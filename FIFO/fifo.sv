==> flow/design.v <==
module fifo (input clk, rst, wr, rd, input [7:0] din, output reg [7:0] dout, output full, empty);
  reg [3:0] rptr = 0;
  reg [3:0] wptr = 0;
  reg [4:0] cnt = 0;
    reg [7:0] mem [15:0];
    always@(posedge clk) begin
        if (rst) begin
            wptr <= 0;
            rptr <= 0;
            cnt <= 0;
        end
        else if (rd && !empty) begin
            dout <= mem[rptr];
            rptr <= rptr + 1;
            cnt <= cnt - 1;
        end
        else if (wr && !full) begin
            mem[wptr] <= din;
            wptr <= wptr + 1;
            cnt <= cnt + 1;
        end
    end
    assign full = (cnt == 16) ? 1'b1 : 1'b0;
    assign empty = (cnt == 0) ? 1'b1 : 1'b0;
endmodule
interface fifo_if;
    logic clk, rst, wr, rd;
    logic [7:0] din, dout;
    logic full, empty;
endinterface 
======== Tool chain data of fifo ========
The steps from the RTL of fifo to its reports follow in flow order.
Lines are those of the file above, counted from 1.
Operators: Yosys type, input widths -> output width; for muxes data width and select width s.
Library cell names are shortened.
A cell with -- has no value.
inputs
  top module .............................. fifo
  clock ................................... clk
  standard-cell library ................... sky130hd
  corner .................................. tt_025C_1v80

======== After elaboration ========
Yosys after proc, flatten, opt, wreduce and memory -nomap, before mapping. Memory bits, and registers merged into a memory's read port (data or address), are not among the register bits. Print and check cells are not counted. Equal cells are merged and count once.
Yosys's memory passes give these memory sizes; they may raise the number of words (mostly to a power of two), join words into wider ones and drop unused or constant bits.
storage and ports
  word width x clocked read ports ......... 8
  output and inout bits ................... 10
  register bits after elaboration ......... 13
  elaborated cells ........................ 32
  RAM bits ................................ 128
  memories ................................ 1
operators by class
  muxes and demuxes ....................... 13
  $add $sub $neg .......................... 4
  equality and inequality tests ........... 1
  reduce/logical cells .................... 8
  bitwise gates (word level) .............. 2
memory list
  memory  words  width  rd ports  write ports  line  source
  mem     16     8      1         1            5     reg [7:0] mem [15:0];
operators with widths
  cell                 count
  $mux 8               3
  $mux 4               3
  $mux 5               2
  $add 4x1->4 const B  2
  $add 5x1->5 const B  1
  $sub 5x1->5 const B  1
  $eq 5x5->1 const B   1
  $logic_not 5->1      1
  $mux 1               5
  $reduce_and 2->1     2
  $logic_and 1x1->1    2
  $not 1->1            2
  $logic_not 1->1      2
  $reduce_bool 2->1    1

======== Logic depth ========
Yosys ltp: most cells in a row. Word level: on the elaborated netlist, between registers, memories and ports. Mapped: between sequential cells and ports; inverters and the memories' decode and read muxes count.
logic depth
  depth after elaboration ................. 7
  ABC_AREA ................................ 0
  depth in mapped cells ................... 9
  gate-level depth less buffers ........... 8

======== After synthesis ========
The flow's flattened synthesis, as Yosys stat reports it; memories are mapped. The netlist is that of the ABC_AREA named above (0 if unset); the other value can give another one.
cells by type
  cell      count
  edfxtp_1  136
  mux4_2    32
  dfxtp_1   13
  a22oi_1   16
  nor2_1    29
  ha_1      8
  nand2_1   15
  nor2b_1   6
  clkbuf_1  9
  a21oi_1   6
  mux2_4    2
  xor2_1    3
  buf_2     5
  nand3_1   5
  inv_1     6
  mux2i_4   1
  fa_1      1
  a21o_2    2
Other cell types: 25; their cells: 32.
synthesis totals
  mapped cells ............................ 327
  area of sequential cells ................ 4344.2 µm²
  flip-flop cells ......................... 149
  cell area after synthesis ............... 5988.2 µm²
  buffer cells ............................ 17

======== Worst setup path after synthesis ========
Path of least setup slack by OpenSTA after synthesis, without wires, with an ideal clock, recovery checks aside; 20% of the period is set as input and as output delay. Where synthesis merged equal registers, the netlist keeps one of their names.
timing path after synthesis
  kind .................................... register to register
  start point ............................. register cnt[0]
  end point ............................... register cnt[4]
  path buffers ............................ 1
  required time ........................... 2.756 ns
  stages on the path ...................... 10
  clock period ............................ 2.83 ns
  path delay .............................. 2.484 ns
  launch time at the first pin ............ 0.000 ns
  setup time .............................. 0.074 ns
  setup slack ............................. 0.345 ns
  data arrival time ....................... 2.410 ns
  period reached after synthesis .......... 2.485 ns
"path delay" is the arrival time less input delay plus setup time.
"stages on the path": output pins that drive a net of the path, with the launching flip-flop's if there is one; two outputs of one cell count as two.
"period reached after synthesis" = period - worst setup slack (recovery checks aside). The figure is calculated, with input and output delays left at 20% of the set period.
The rows between start and end are the longest chain of elaborated cells between them; the timing report does not say that the signal goes this way. Where chains are equally long, one stands for them.
A line is the first line of the expression or statement that the cell stems from. Yosys adds cells for indexed reads and writes and turns some case tables into memories.
A register here has more assigning lines than the two given.
between the ends, after synthesis
  path through ............................ dfxtp_1 -> or4_1 -> buf_6 -> o21ai_2 -> inv_1 -> ha_1 -> nand2b_1 -> a21oi_1 -> mux2_2 -> a31oi_1
  cells in the longest elaborated chain ... 6
  elaborated cells between the ends (all ways) .. 13
  classes of those cells .................. add/sub: 2; eq/ne: 1; mux: 4; reduce/logical: 6
ends and longest elaborated chain, after synthesis
  what               line  source
  from (decl)        4     reg [4:0] cnt = 0;
  from (assign)      15    cnt <= cnt - 1;
  from (assign)      20    cnt <= cnt + 1;
  $eq 5x5->1         23    assign full = (cnt == 16) ? 1'b1 : 1'b0;
  $mux 1             23
  $logic_not 1->1    17    else if (wr && !full) begin
  $logic_and 1x1->1  17
  $mux 5             17
  $mux 5             12    else if (rd && !empty) begin
  to (assign)        15
  to (assign)        20
  to (decl)          4

======== Timing after layout ========
From the final timing report of flow run 1: the path of least setup slack in the routed layout; clock arrival at registers is part of the times.
timing path post-layout
  kind .................................... register to register
  start point ............................. register cnt[0]
  end point ............................... register cnt[4]
  clock period ............................ 3.02 ns
  stages on the path ...................... 9
  launch time at the first pin ............ 0.42 ns
  setup slack ............................. 0.18 ns
  path buffers ............................ 0
  required time ........................... 3.33 ns
  data arrival time ....................... 3.14 ns
  setup time .............................. 0.11 ns
The rows between start and end are the longest chain of elaborated cells between them; the timing report does not say that the signal goes this way. Where chains are equally long, one stands for them.
A register here has more assigning lines than the two given.
between the ends, post-layout
  path through ............................ dfxtp_1 -> or4_1 -> o21ai_2 -> inv_1 -> ha_1 -> nand2b_1 -> a21oi_1 -> mux2i_1 -> a31oi_1
  cells in the longest elaborated chain ... 6
  elaborated cells between the ends (all ways) .. 13
  classes of those cells .................. add/sub: 2; eq/ne: 1; mux: 4; reduce/logical: 6
ends and longest elaborated chain, post-layout
  what               line  source
  from (decl)        4     reg [4:0] cnt = 0;
  from (assign)      15    cnt <= cnt - 1;
  from (assign)      20    cnt <= cnt + 1;
  $eq 5x5->1         23    assign full = (cnt == 16) ? 1'b1 : 1'b0;
  $mux 1             23
  $logic_not 1->1    17    else if (wr && !full) begin
  $logic_and 1x1->1  17
  $mux 5             17
  $mux 5             12    else if (rd && !empty) begin
  to (assign)        15
  to (assign)        20
  to (decl)          4

2 stored runs of fifo in the flow (synthesis by Yosys, layout by OpenROAD, sky130hd cells), in arbitrary order. Constraints: input delay and output delay 20% of the set period each, output load 0.01 pF.
"achieved clock period (ns)" = clock period - worst setup slack. The figure is calculated, with input and output delays left at 20% of the set period.
"finish__power__total" rests on the timing tool's default activity at the inputs, not on a simulated workload.

Flow files of flow run 1
==> flow/run.sh <==
#!/bin/bash
# the make line also repeats the synthesis and layout settings of config.mk as NAME=value (left out here)
make -C /OpenROAD-flow-scripts/flow DESIGN_CONFIG=/design/flow/config.mk WORK_HOME=/design/flow/orfs CLKGATE_MAP_FILE= finish
==> flow/config.mk <==
export PLATFORM = sky130hd
export DESIGN_NAME = fifo
export DESIGN_NICKNAME = fifo
export VERILOG_FILES = /design/flow/design.v
export SDC_FILE = /design/flow/constraint.sdc
export NUM_CORES = 4
export LEC_CHECK = 0
export CAP_MARGIN = 15
export CELL_PAD_IN_SITES_DETAIL_PLACEMENT = 2
export CELL_PAD_IN_SITES_GLOBAL_PLACEMENT = 3
export CORE_MARGIN = 2
export CORE_UTILIZATION = 44
export CTS_CLUSTER_DIAMETER = 381
export MAX_ROUTING_LAYER = met4
export PLACE_DENSITY = 0.79
export SLEW_MARGIN = 15
==> flow/constraint.sdc <==
create_clock -name core_clock -period 3.02 [get_ports {clk}]
set_input_delay 0.6040 -clock core_clock [delete_from_list [all_inputs] [get_ports {clk}]]
set_output_delay 0.6040 -clock core_clock [all_outputs]
set_load 0.01 [all_outputs]

report of flow run 1
yosys chip area after synthesis (um^2): 5988.2
finish__design__die__area: 14558.8
finish__design__instance__utilization: 0.5361
finish__timing__setup__ws: 0.183
finish__timing__setup__tns: 0.000
finish__timing__hold__ws: 0.577
finish__power__total: 5.702e-03
achieved clock period (ns): 2.837

Flow files of flow run 2
==> flow/run.sh <==
#!/bin/bash
# the make line also repeats the synthesis and layout settings of config.mk as NAME=value (left out here)
make -C /OpenROAD-flow-scripts/flow DESIGN_CONFIG=/design/flow/config.mk WORK_HOME=/design/flow/orfs CLKGATE_MAP_FILE= finish
==> flow/config.mk <==
export PLATFORM = sky130hd
export DESIGN_NAME = fifo
export DESIGN_NICKNAME = fifo
export VERILOG_FILES = /design/flow/design.v
export SDC_FILE = /design/flow/constraint.sdc
export NUM_CORES = 4
export LEC_CHECK = 0
export CAP_MARGIN = 0
export CORE_MARGIN = 2
export CORE_UTILIZATION = 45
export CTS_CLUSTER_SIZE = 30
export GPL_ROUTABILITY_DRIVEN = 1
export PLACE_DENSITY_LB_ADDON = 0.25
export SLEW_MARGIN = 20
==> flow/constraint.sdc <==
create_clock -name core_clock -period 2.74 [get_ports {clk}]
set_input_delay 0.5480 -clock core_clock [delete_from_list [all_inputs] [get_ports {clk}]]
set_output_delay 0.5480 -clock core_clock [all_outputs]
set_load 0.01 [all_outputs]

report of flow run 2
yosys chip area after synthesis (um^2): 5988.2
finish__design__die__area: 14245.6
finish__design__instance__utilization: 0.5442
finish__timing__setup__ws: 0.302
finish__timing__setup__tns: 0.000
finish__timing__hold__ws: 0.569
finish__power__total: 6.145e-03
achieved clock period (ns): 2.438
